==> flow/design.v <==
module ghostBitMap ( 
    input  logic        clk,
    input  logic        resetN,
    input  logic [10:0] offsetX,  
    input  logic [10:0] offsetY,
    input  logic        InsideRectangle,  
    output logic        drawingRequest,  
    output logic [7:0]  RGBout,   
    output logic [2:0]  HitEdgeCode 
);
localparam int OBJECT_NUMBER_OF_Y_BITS = 5;
localparam int OBJECT_NUMBER_OF_X_BITS = 5;
localparam int OBJECT_HEIGHT_Y = 32;
localparam int OBJECT_WIDTH_X  = 32;
logic [3:0] HitCodeX; 
logic [3:0] HitCodeY; 
assign HitCodeX = offsetX[OBJECT_NUMBER_OF_X_BITS-1:0] >> 1;  
assign HitCodeY = offsetY[OBJECT_NUMBER_OF_Y_BITS-1:0] >> 1;
localparam logic [7:0] TRANSPARENT_ENCODING = 8'hFF; 
logic [0:OBJECT_HEIGHT_Y-1] [0:OBJECT_WIDTH_X-1] [7:0] object_colors = {
	{8'hFF,8'hFF,8'hFF,8'hFF,8'hFF,8'hFF,8'hFF,8'hFF,8'hFF,8'hFF,8'he0,8'he0,8'he0,8'he0,8'he0,8'he0,8'he0,8'he0,8'he0,8'he0,8'he0,8'he0,8'hFF,8'hFF,8'hFF,8'hFF,8'hFF,8'hFF,8'hFF,8'hFF,8'hFF,8'hFF},
	{8'hFF,8'hFF,8'hFF,8'hFF,8'hFF,8'hFF,8'hFF,8'hFF,8'hFF,8'hFF,8'he0,8'he0,8'he0,8'he0,8'he0,8'he0,8'he0,8'he0,8'he0,8'he0,8'he0,8'he0,8'hFF,8'hFF,8'hFF,8'hFF,8'hFF,8'hFF,8'hFF,8'hFF,8'hFF,8'hFF},
	{8'hFF,8'hFF,8'hFF,8'hFF,8'hFF,8'hFF,8'he0,8'he0,8'he0,8'he0,8'he0,8'he0,8'he0,8'he0,8'he0,8'he0,8'he0,8'he0,8'he0,8'he0,8'he0,8'he0,8'he0,8'he0,8'he0,8'he0,8'hFF,8'hFF,8'hFF,8'hFF,8'hFF,8'hFF},
	{8'hFF,8'hFF,8'hFF,8'hFF,8'hFF,8'hFF,8'he0,8'he0,8'he0,8'he0,8'he0,8'he0,8'he0,8'he0,8'he0,8'he0,8'he0,8'he0,8'he0,8'he0,8'he0,8'he0,8'he0,8'he0,8'he0,8'he0,8'hFF,8'hFF,8'hFF,8'hFF,8'hFF,8'hFF},
	{8'hFF,8'hFF,8'hFF,8'hFF,8'he0,8'he0,8'he0,8'he0,8'he0,8'he0,8'he0,8'he0,8'he0,8'he0,8'he0,8'he0,8'he0,8'he0,8'he0,8'he0,8'he0,8'he0,8'he0,8'he0,8'he0,8'he0,8'he0,8'he0,8'hFF,8'hFF,8'hFF,8'hFF},
	{8'hFF,8'hFF,8'hFF,8'hFF,8'he0,8'he0,8'he0,8'he0,8'he0,8'he0,8'he0,8'he0,8'he0,8'he0,8'he0,8'he0,8'he0,8'he0,8'he0,8'he0,8'he0,8'he0,8'he0,8'he0,8'he0,8'he0,8'he0,8'he0,8'hFF,8'hFF,8'hFF,8'hFF},
	{8'hFF,8'hFF,8'he0,8'he0,8'he0,8'he0,8'he0,8'he0,8'he0,8'he0,8'he0,8'he0,8'he0,8'he0,8'he0,8'he0,8'he0,8'he0,8'he0,8'he0,8'he0,8'he0,8'he0,8'he0,8'he0,8'he0,8'he0,8'he0,8'he0,8'he0,8'hFF,8'hFF},
	{8'hFF,8'hFF,8'he0,8'he0,8'he0,8'he0,8'he0,8'he0,8'he0,8'he0,8'he0,8'he0,8'he0,8'he0,8'he0,8'he0,8'he0,8'he0,8'he0,8'he0,8'he0,8'he0,8'he0,8'he0,8'he0,8'he0,8'he0,8'he0,8'he0,8'he0,8'hFF,8'hFF},
	{8'hFF,8'hFF,8'he0,8'he0,8'he0,8'he0,8'he0,8'he0,8'hff,8'hff,8'hff,8'hff,8'he0,8'he0,8'he0,8'he0,8'he0,8'he0,8'he0,8'he0,8'hff,8'hff,8'hff,8'hff,8'he0,8'he0,8'he0,8'he0,8'he0,8'he0,8'hFF,8'hFF},
	{8'hFF,8'hFF,8'he0,8'he0,8'he0,8'he0,8'he0,8'he0,8'hff,8'hff,8'hff,8'hff,8'he0,8'he0,8'he0,8'he0,8'he0,8'he0,8'he0,8'he0,8'hff,8'hff,8'hff,8'hff,8'he0,8'he0,8'he0,8'he0,8'he0,8'he0,8'hFF,8'hFF},
	{8'hFF,8'hFF,8'he0,8'he0,8'he0,8'he0,8'hff,8'hff,8'hff,8'hff,8'hff,8'hff,8'hff,8'hff,8'he0,8'he0,8'he0,8'he0,8'hff,8'hff,8'hff,8'hff,8'hff,8'hff,8'hff,8'hff,8'he0,8'he0,8'he0,8'he0,8'hFF,8'hFF},
	{8'hFF,8'hFF,8'he0,8'he0,8'he0,8'he0,8'hff,8'hff,8'hff,8'hff,8'hff,8'hff,8'hff,8'hff,8'he0,8'he0,8'he0,8'he0,8'hff,8'hff,8'hff,8'hff,8'hff,8'hff,8'hff,8'hff,8'he0,8'he0,8'he0,8'he0,8'hFF,8'hFF},
	{8'he0,8'he0,8'he0,8'he0,8'he0,8'he0,8'hff,8'hff,8'hFF,8'hFF,8'hFF,8'hFF,8'hff,8'hff,8'he0,8'he0,8'he0,8'he0,8'hff,8'hff,8'hFF,8'hFF,8'hFF,8'hFF,8'hff,8'hff,8'he0,8'he0,8'he0,8'he0,8'he0,8'he0},
	{8'he0,8'he0,8'he0,8'he0,8'he0,8'he0,8'hff,8'hff,8'hFF,8'hFF,8'hFF,8'hFF,8'hff,8'hff,8'he0,8'he0,8'he0,8'he0,8'hff,8'hff,8'hFF,8'hFF,8'hFF,8'hFF,8'hff,8'hff,8'he0,8'he0,8'he0,8'he0,8'he0,8'he0},
	{8'he0,8'he0,8'he0,8'he0,8'he0,8'he0,8'hff,8'hff,8'hFF,8'hFF,8'hFF,8'hFF,8'hff,8'hff,8'he0,8'he0,8'he0,8'he0,8'hff,8'hff,8'hFF,8'hFF,8'hFF,8'hFF,8'hff,8'hff,8'he0,8'he0,8'he0,8'he0,8'he0,8'he0},
	{8'he0,8'he0,8'he0,8'he0,8'he0,8'he0,8'hff,8'hff,8'hFF,8'hFF,8'hFF,8'hFF,8'hff,8'hff,8'he0,8'he0,8'he0,8'he0,8'hff,8'hff,8'hFF,8'hFF,8'hFF,8'hFF,8'hff,8'hff,8'he0,8'he0,8'he0,8'he0,8'he0,8'he0},
	{8'he0,8'he0,8'he0,8'he0,8'he0,8'he0,8'he0,8'he0,8'hff,8'hff,8'hff,8'hff,8'he0,8'he0,8'he0,8'he0,8'he0,8'he0,8'he0,8'he0,8'hff,8'hff,8'hff,8'hff,8'he0,8'he0,8'he0,8'he0,8'he0,8'he0,8'he0,8'he0},
	{8'he0,8'he0,8'he0,8'he0,8'he0,8'he0,8'he0,8'he0,8'hff,8'hff,8'hff,8'hff,8'he0,8'he0,8'he0,8'he0,8'he0,8'he0,8'he0,8'he0,8'hff,8'hff,8'hff,8'hff,8'he0,8'he0,8'he0,8'he0,8'he0,8'he0,8'he0,8'he0},
	{8'he0,8'he0,8'he0,8'he0,8'he0,8'he0,8'he0,8'he0,8'he0,8'he0,8'he0,8'he0,8'he0,8'he0,8'he0,8'he0,8'he0,8'he0,8'he0,8'he0,8'he0,8'he0,8'he0,8'he0,8'he0,8'he0,8'he0,8'he0,8'he0,8'he0,8'he0,8'he0},
	{8'he0,8'he0,8'he0,8'he0,8'he0,8'he0,8'he0,8'he0,8'he0,8'he0,8'he0,8'he0,8'he0,8'he0,8'he0,8'he0,8'he0,8'he0,8'he0,8'he0,8'he0,8'he0,8'he0,8'he0,8'he0,8'he0,8'he0,8'he0,8'he0,8'he0,8'he0,8'he0},
	{8'he0,8'he0,8'he0,8'he0,8'he0,8'he0,8'he0,8'he0,8'he0,8'he0,8'he0,8'he0,8'he0,8'he0,8'he0,8'he0,8'he0,8'he0,8'he0,8'he0,8'he0,8'he0,8'he0,8'he0,8'he0,8'he0,8'he0,8'he0,8'he0,8'he0,8'he0,8'he0},
	{8'he0,8'he0,8'he0,8'he0,8'he0,8'he0,8'he0,8'he0,8'he0,8'he0,8'he0,8'he0,8'he0,8'he0,8'he0,8'he0,8'he0,8'he0,8'he0,8'he0,8'he0,8'he0,8'he0,8'he0,8'he0,8'he0,8'he0,8'he0,8'he0,8'he0,8'he0,8'he0},
	{8'he0,8'he0,8'he0,8'he0,8'he0,8'he0,8'he0,8'he0,8'he0,8'he0,8'he0,8'he0,8'he0,8'he0,8'he0,8'he0,8'he0,8'he0,8'he0,8'he0,8'he0,8'he0,8'he0,8'he0,8'he0,8'he0,8'he0,8'he0,8'he0,8'he0,8'he0,8'he0},
	{8'he0,8'he0,8'he0,8'he0,8'he0,8'he0,8'he0,8'he0,8'he0,8'he0,8'he0,8'he0,8'he0,8'he0,8'he0,8'he0,8'he0,8'he0,8'he0,8'he0,8'he0,8'he0,8'he0,8'he0,8'he0,8'he0,8'he0,8'he0,8'he0,8'he0,8'he0,8'he0},
	{8'he0,8'he0,8'he0,8'he0,8'he0,8'he0,8'he0,8'he0,8'he0,8'he0,8'he0,8'he0,8'he0,8'he0,8'he0,8'he0,8'he0,8'he0,8'he0,8'he0,8'he0,8'he0,8'he0,8'he0,8'he0,8'he0,8'he0,8'he0,8'he0,8'he0,8'he0,8'he0},
	{8'he0,8'he0,8'he0,8'he0,8'he0,8'he0,8'he0,8'he0,8'he0,8'he0,8'he0,8'he0,8'he0,8'he0,8'he0,8'he0,8'he0,8'he0,8'he0,8'he0,8'he0,8'he0,8'he0,8'he0,8'he0,8'he0,8'he0,8'he0,8'he0,8'he0,8'he0,8'he0},
	{8'he0,8'he0,8'he0,8'he0,8'he0,8'he0,8'he0,8'he0,8'he0,8'he0,8'he0,8'he0,8'he0,8'he0,8'he0,8'he0,8'he0,8'he0,8'he0,8'he0,8'he0,8'he0,8'he0,8'he0,8'he0,8'he0,8'he0,8'he0,8'he0,8'he0,8'he0,8'he0},
	{8'he0,8'he0,8'he0,8'he0,8'he0,8'he0,8'he0,8'he0,8'he0,8'he0,8'he0,8'he0,8'he0,8'he0,8'he0,8'he0,8'he0,8'he0,8'he0,8'he0,8'he0,8'he0,8'he0,8'he0,8'he0,8'he0,8'he0,8'he0,8'he0,8'he0,8'he0,8'he0},
	{8'he0,8'he0,8'he0,8'he0,8'hFF,8'hFF,8'he0,8'he0,8'he0,8'he0,8'he0,8'he0,8'he0,8'he0,8'hFF,8'hFF,8'hFF,8'hFF,8'he0,8'he0,8'he0,8'he0,8'he0,8'he0,8'he0,8'he0,8'hFF,8'hFF,8'he0,8'he0,8'he0,8'he0},
	{8'he0,8'he0,8'he0,8'he0,8'hFF,8'hFF,8'he0,8'he0,8'he0,8'he0,8'he0,8'he0,8'he0,8'he0,8'hFF,8'hFF,8'hFF,8'hFF,8'he0,8'he0,8'he0,8'he0,8'he0,8'he0,8'he0,8'he0,8'hFF,8'hFF,8'he0,8'he0,8'he0,8'he0},
	{8'he0,8'he0,8'hFF,8'hFF,8'hFF,8'hFF,8'hFF,8'hFF,8'he0,8'he0,8'he0,8'he0,8'hFF,8'hFF,8'hFF,8'hFF,8'hFF,8'hFF,8'hFF,8'hFF,8'he0,8'he0,8'he0,8'he0,8'hFF,8'hFF,8'hFF,8'hFF,8'hFF,8'hFF,8'he0,8'he0},
	{8'he0,8'he0,8'hFF,8'hFF,8'hFF,8'hFF,8'hFF,8'hFF,8'he0,8'he0,8'he0,8'he0,8'hFF,8'hFF,8'hFF,8'hFF,8'hFF,8'hFF,8'hFF,8'hFF,8'he0,8'he0,8'he0,8'he0,8'hFF,8'hFF,8'hFF,8'hFF,8'hFF,8'hFF,8'he0,8'he0}};
logic [0:15][0:15][2:0] hit_colors = {
    48'o4433333333333344, 
    48'o4443333333333444, 
    48'o1444333333334442, 
    48'o1144433333344422, 
    48'o1114443333444222, 
    48'o1111444334442222, 
    48'o1111144444422222, 
    48'o1111114444222222, 
    48'o1111114444222222, 
    48'o1111144444422222, 
    48'o1111444004442222, 
    48'o1114440000444222, 
    48'o1144400000044422, 
    48'o1444000000004442, 
    48'o4440000000000444, 
    48'o4400000000000044
};
always_ff @(posedge clk or negedge resetN) begin
    if (!resetN) begin
        RGBout      <= 8'h00;
        HitEdgeCode <= 3'h0;
    end else begin
        RGBout      <= TRANSPARENT_ENCODING;  
        HitEdgeCode <= 3'h0;
        if (InsideRectangle == 1'b1) begin  
            RGBout <= object_colors[offsetY[4:0]][offsetX[4:0]];
            HitEdgeCode <= hit_colors[HitCodeY][HitCodeX];  
        end
    end
end
assign drawingRequest = (RGBout != TRANSPARENT_ENCODING) ? 1'b1 : 1'b0;  
endmodule
======== Reports on ghostBitMap ========
What the tools print for ghostBitMap, step after step.
Line numbers count from 1 in the design file above.
Operators: Yosys type, input widths -> output width; for muxes data width and select width s.
Cell names lack the library's common part.
The mark -- stands for no value.
inputs
  top ..................................... ghostBitMap
  clock ................................... clk
  standard-cell library ................... sky130hd
  corner .................................. tt_025C_1v80

======== Word-level counts ========
Yosys after proc, flatten, opt, wreduce and memory -nomap, before mapping. Enables and synchronous resets that opt folds into registers are not counted as muxes. Memory bits, and registers merged into a memory's read port (data or address), are not among the register bits. Print and check cells are not counted. Equal cells are merged and count once.
bit counts
  bits in registers ....................... 11
  output and inout port bits .............. 12
cells by class
  add/sub/neg operators ................... 6
  multiply operators ...................... 2
  equal/unequal tests ..................... 1
  shift-type cells ........................ 2
  multiplexer cells ....................... 3
operators with widths
  cell                        count
  $shiftx 8192x15->8 const A  1
  $shiftx 768x32->3 const A   1
  $mul 32x2->28 const B       1
  $add 32x32->32              1
  $mul 5x3->8 const B         1
  $add 14x9->15               1
  $sub 5x5->6 const A         2
  $sub 4x4->5 const A         2
  $ne 8x8->1 const B          1
  $mux 8                      1
  $mux 3                      1
  $mux 1                      1

======== Depth ========
Longest topological path by Yosys (ltp), each cell counted once; first at word level (registers and memories cut), then after technology mapping (sequential cells cut; the memories' decode and read muxes count).
depth
  depth after elaboration ................. 5
  ABC_AREA ................................ 0
  gate-level depth with buffers ........... 19
  gate-level depth less buffers ........... 15

======== Mapped cells and area ========
Source: synth_stat.txt of the flow (Yosys; design flattened, memories mapped). It holds for the ABC_AREA given above (unset counts as 0); a run with the other value may have another netlist.
The area totals of this step are shown rounded.
cell types
  cell      count  area in all (µm²)
  ha_1      26     325.312
  a21oi_1   42     210.202
  o21ai_0   41     205.197
  nand2_1   37     138.883
  a211oi_1  18     135.13
  dfrtp_1   5      125.12
  nor2_1    32     120.115
  o211ai_1  15     112.608
  nand2b_1  17     106.352
  buf_2     21     105.101
  mux2i_1   10     100.096
  mux4_2    4      90.086
  nor3_1    18     90.086
  buf_4     11     82.579
  inv_1     20     75.072
  nor2b_1   10     62.56
  a311oi_1  7      61.309
  fa_1      3      60.058
Other cell types: 57; their cells: 168.
mapped netlist
  cells in the netlist .................... 505
  synthesis area .......................... 3430 µm²
  area of sequential cells ................ 125 µm²
  mapped flip-flops ....................... 5

======== Timing after synthesis ========
Path of least setup slack by OpenSTA after synthesis, without wires, with an ideal clock, recovery checks aside; 20% of the period is set as input and as output delay. Where synthesis merged equal registers, the netlist keeps one of their names.
path post-synthesis
  kind .................................... input to register
  start ................................... input offsetX[2]
  end ..................................... register HitEdgeCode[0]
  period .................................. 4.5 ns
  input delay ............................. 0.900 ns
  arrival time ............................ 4.375 ns
  data required time ...................... 4.365 ns
  path slack .............................. -0.010 ns
  path delay .............................. 3.610 ns
  driving pins on the path ................ 18
  synthesis period reached ................ 4.51 ns
"path delay" is the arrival time less input delay plus setup time.
"driving pins on the path" counts driving pins, that of a launching flip-flop among them; a cell with two outputs on the path counts twice.
"synthesis period reached" is the clock period less the worst setup slack; recovery checks do not enter. This is arithmetic on one report: input and output delays are still those of the set period (20% each).
The rows between start and end are the longest chain of elaborated cells between them; the timing report does not say that the signal goes this way. Where chains are equally long, one stands for them.
A line is the first line of the expression or statement that the cell stems from. Yosys adds cells for indexed reads and writes and turns some case tables into memories.
A register here has more assigning lines than the two given.
between the ends, post-synthesis
  path through ............................ clkbuf_2 > inv_1 > ha_1 > ha_1 > fa_1 > xor2_1 > ha_1 > inv_1 > fa_1 > buf_2 > buf_2 > buf_2 > buf_2 > nand2_1 > a311oi_1 > o221ai_1 > o311ai_1 > o22ai_1
  length of the longest elaborated chain .. 5
  elaborated cells on any way between the ends .. 5
  those cells by class .................... add/sub: 2; mul: 1; shift: 1; mux: 1
ends and longest elaborated chain, post-synthesis
  what                RTL line  source
  start: declaration  4         input  logic [10:0] offsetX,
  $sub 4x4->5         80        HitEdgeCode <= hit_colors[HitCodeY][HitCodeX];
  $mul 5x3->8         80
  $add 32x32->32      80
  $shiftx 768x32->3   80
  $mux 3              78        if (InsideRectangle == 1'b1) begin
  end: assignment     77        HitEdgeCode <= 3'h0;
  end: assignment     80
  end: declaration    9         output logic [2:0]  HitEdgeCode

======== Timing after layout ========
From the final timing report of run 1: the path of least setup slack in the routed layout; clock arrival at registers is part of the times.
path after layout
  kind .................................... input to register
  start ................................... input offsetX[3]
  end ..................................... register HitEdgeCode[2]
  period .................................. 3.29 ns
  input delay ............................. 0.66 ns
  arrival time ............................ 4.14 ns
  data required time ...................... 3.43 ns
  path slack .............................. -0.71 ns
  driving pins on the path ................ 18
The rows between start and end are the longest chain of elaborated cells between them; the timing report does not say that the signal goes this way. Where chains are equally long, one stands for them.
A register here has more assigning lines than the two given.
between the ends, after layout
  path through ............................ buf_6 > inv_6 > buf_4 > ha_4 > fa_2 > xor2_1 > ha_2 > inv_2 > fa_2 > buf_12 > buf_8 > inv_8 > nand3_1 > a21boi_0 > o2111ai_1 > o311a_1 > a211o_1 > a32oi_1
  length of the longest elaborated chain .. 5
  elaborated cells on any way between the ends .. 5
  those cells by class .................... add/sub: 2; mul: 1; shift: 1; mux: 1
ends and longest elaborated chain, after layout
  what                RTL line  source
  start: declaration  4         input  logic [10:0] offsetX,
  $sub 4x4->5         80        HitEdgeCode <= hit_colors[HitCodeY][HitCodeX];
  $mul 5x3->8         80
  $add 32x32->32      80
  $shiftx 768x32->3   80
  $mux 3              78        if (InsideRectangle == 1'b1) begin
  end: assignment     77        HitEdgeCode <= 3'h0;
  end: assignment     80
  end: declaration    9         output logic [2:0]  HitEdgeCode

Appendix: measured runs

ghostBitMap through Yosys and OpenROAD on sky130hd: 2 stored runs, unordered, with their settings and measured results. The constraints put input and output delay at 20% of the set period each and load the outputs with 0.01 pF.
"reached clock period" is the run's clock period less its worst setup slack. It is reckoned from that one timing run; input and output delays stay at 20% of the period that was set.
"critical path time" is the time allowed to the run's worst setup path (the clock period less input and output delay, where it has them) less its slack. Clock arrival times count: a late capture clock shortens it, a late launch clock lengthens it.
"power consumption": no workload was simulated; the value follows from the tool's default switching activity.
The measured numbers are rounded.

======== run 1 ========
==> flow/run.sh <==
#!/bin/bash
# the make line also repeats the synthesis and layout settings of config.mk as NAME=value (left out here)
make -C /OpenROAD-flow-scripts/flow DESIGN_CONFIG=/design/flow/config.mk WORK_HOME=/design/flow/orfs CLKGATE_MAP_FILE= finish
==> flow/config.mk <==
export PLATFORM = sky130hd
export DESIGN_NAME = ghostBitMap
export DESIGN_NICKNAME = ghostBitMap
export VERILOG_FILES = /design/flow/design.v
export SDC_FILE = /design/flow/constraint.sdc
export NUM_CORES = 4
export LEC_CHECK = 0
export CAP_MARGIN = 20
export CORE_MARGIN = 2
export CORE_UTILIZATION = 30
export CTS_CLUSTER_DIAMETER = 390
export CTS_CLUSTER_SIZE = 14
export GPL_ROUTABILITY_DRIVEN = 1
export MIN_ROUTING_LAYER = met2
export SETUP_SLACK_MARGIN = 0.83
export SLEW_MARGIN = 35
==> flow/constraint.sdc <==
create_clock -name core_clock -period 3.29 [get_ports {clk}]
set_input_delay 0.6580 -clock core_clock [delete_from_list [all_inputs] [get_ports {clk}]]
set_output_delay 0.6580 -clock core_clock [all_outputs]
set_load 0.01 [all_outputs]

-------- measured, run 1 --------
  critical path time ...................... 3.34 ns
  worst setup path kind ................... input to register
  chip area in the Yosys report ........... 3430 µm²
  full die area ........................... 12300 µm²
  lowest setup slack ...................... -0.713 ns
  reached clock period .................... 4.003 ns
  power consumption ....................... 2820 uW
  area of the standard cells in the finished layout .. 5870 µm²
  total negative setup slack .............. -2.02 ns
  utilization after layout ................ 0.521

======== run 2 ========
==> flow/run.sh <==
#!/bin/bash
# the make line also repeats the synthesis and layout settings of config.mk as NAME=value (left out here)
make -C /OpenROAD-flow-scripts/flow DESIGN_CONFIG=/design/flow/config.mk WORK_HOME=/design/flow/orfs CLKGATE_MAP_FILE= finish
==> flow/config.mk <==
export PLATFORM = sky130hd
export DESIGN_NAME = ghostBitMap
export DESIGN_NICKNAME = ghostBitMap
export VERILOG_FILES = /design/flow/design.v
export SDC_FILE = /design/flow/constraint.sdc
export NUM_CORES = 4
export LEC_CHECK = 0
export CAP_MARGIN = 35
export CORE_MARGIN = 2
export CORE_UTILIZATION = 72
export CTS_CLUSTER_SIZE = 32
export GPL_TIMING_DRIVEN = 1
export MIN_ROUTING_LAYER = met2
export PLACE_DENSITY_LB_ADDON = 0.28
export SETUP_SLACK_MARGIN = 0.55
export SLEW_MARGIN = 20
==> flow/constraint.sdc <==
create_clock -name core_clock -period 3.16 [get_ports {clk}]
set_input_delay 0.6320 -clock core_clock [delete_from_list [all_inputs] [get_ports {clk}]]
set_output_delay 0.6320 -clock core_clock [all_outputs]
set_load 0.01 [all_outputs]

-------- run 2 --------
  unfinished; error DPL-0038 in placement
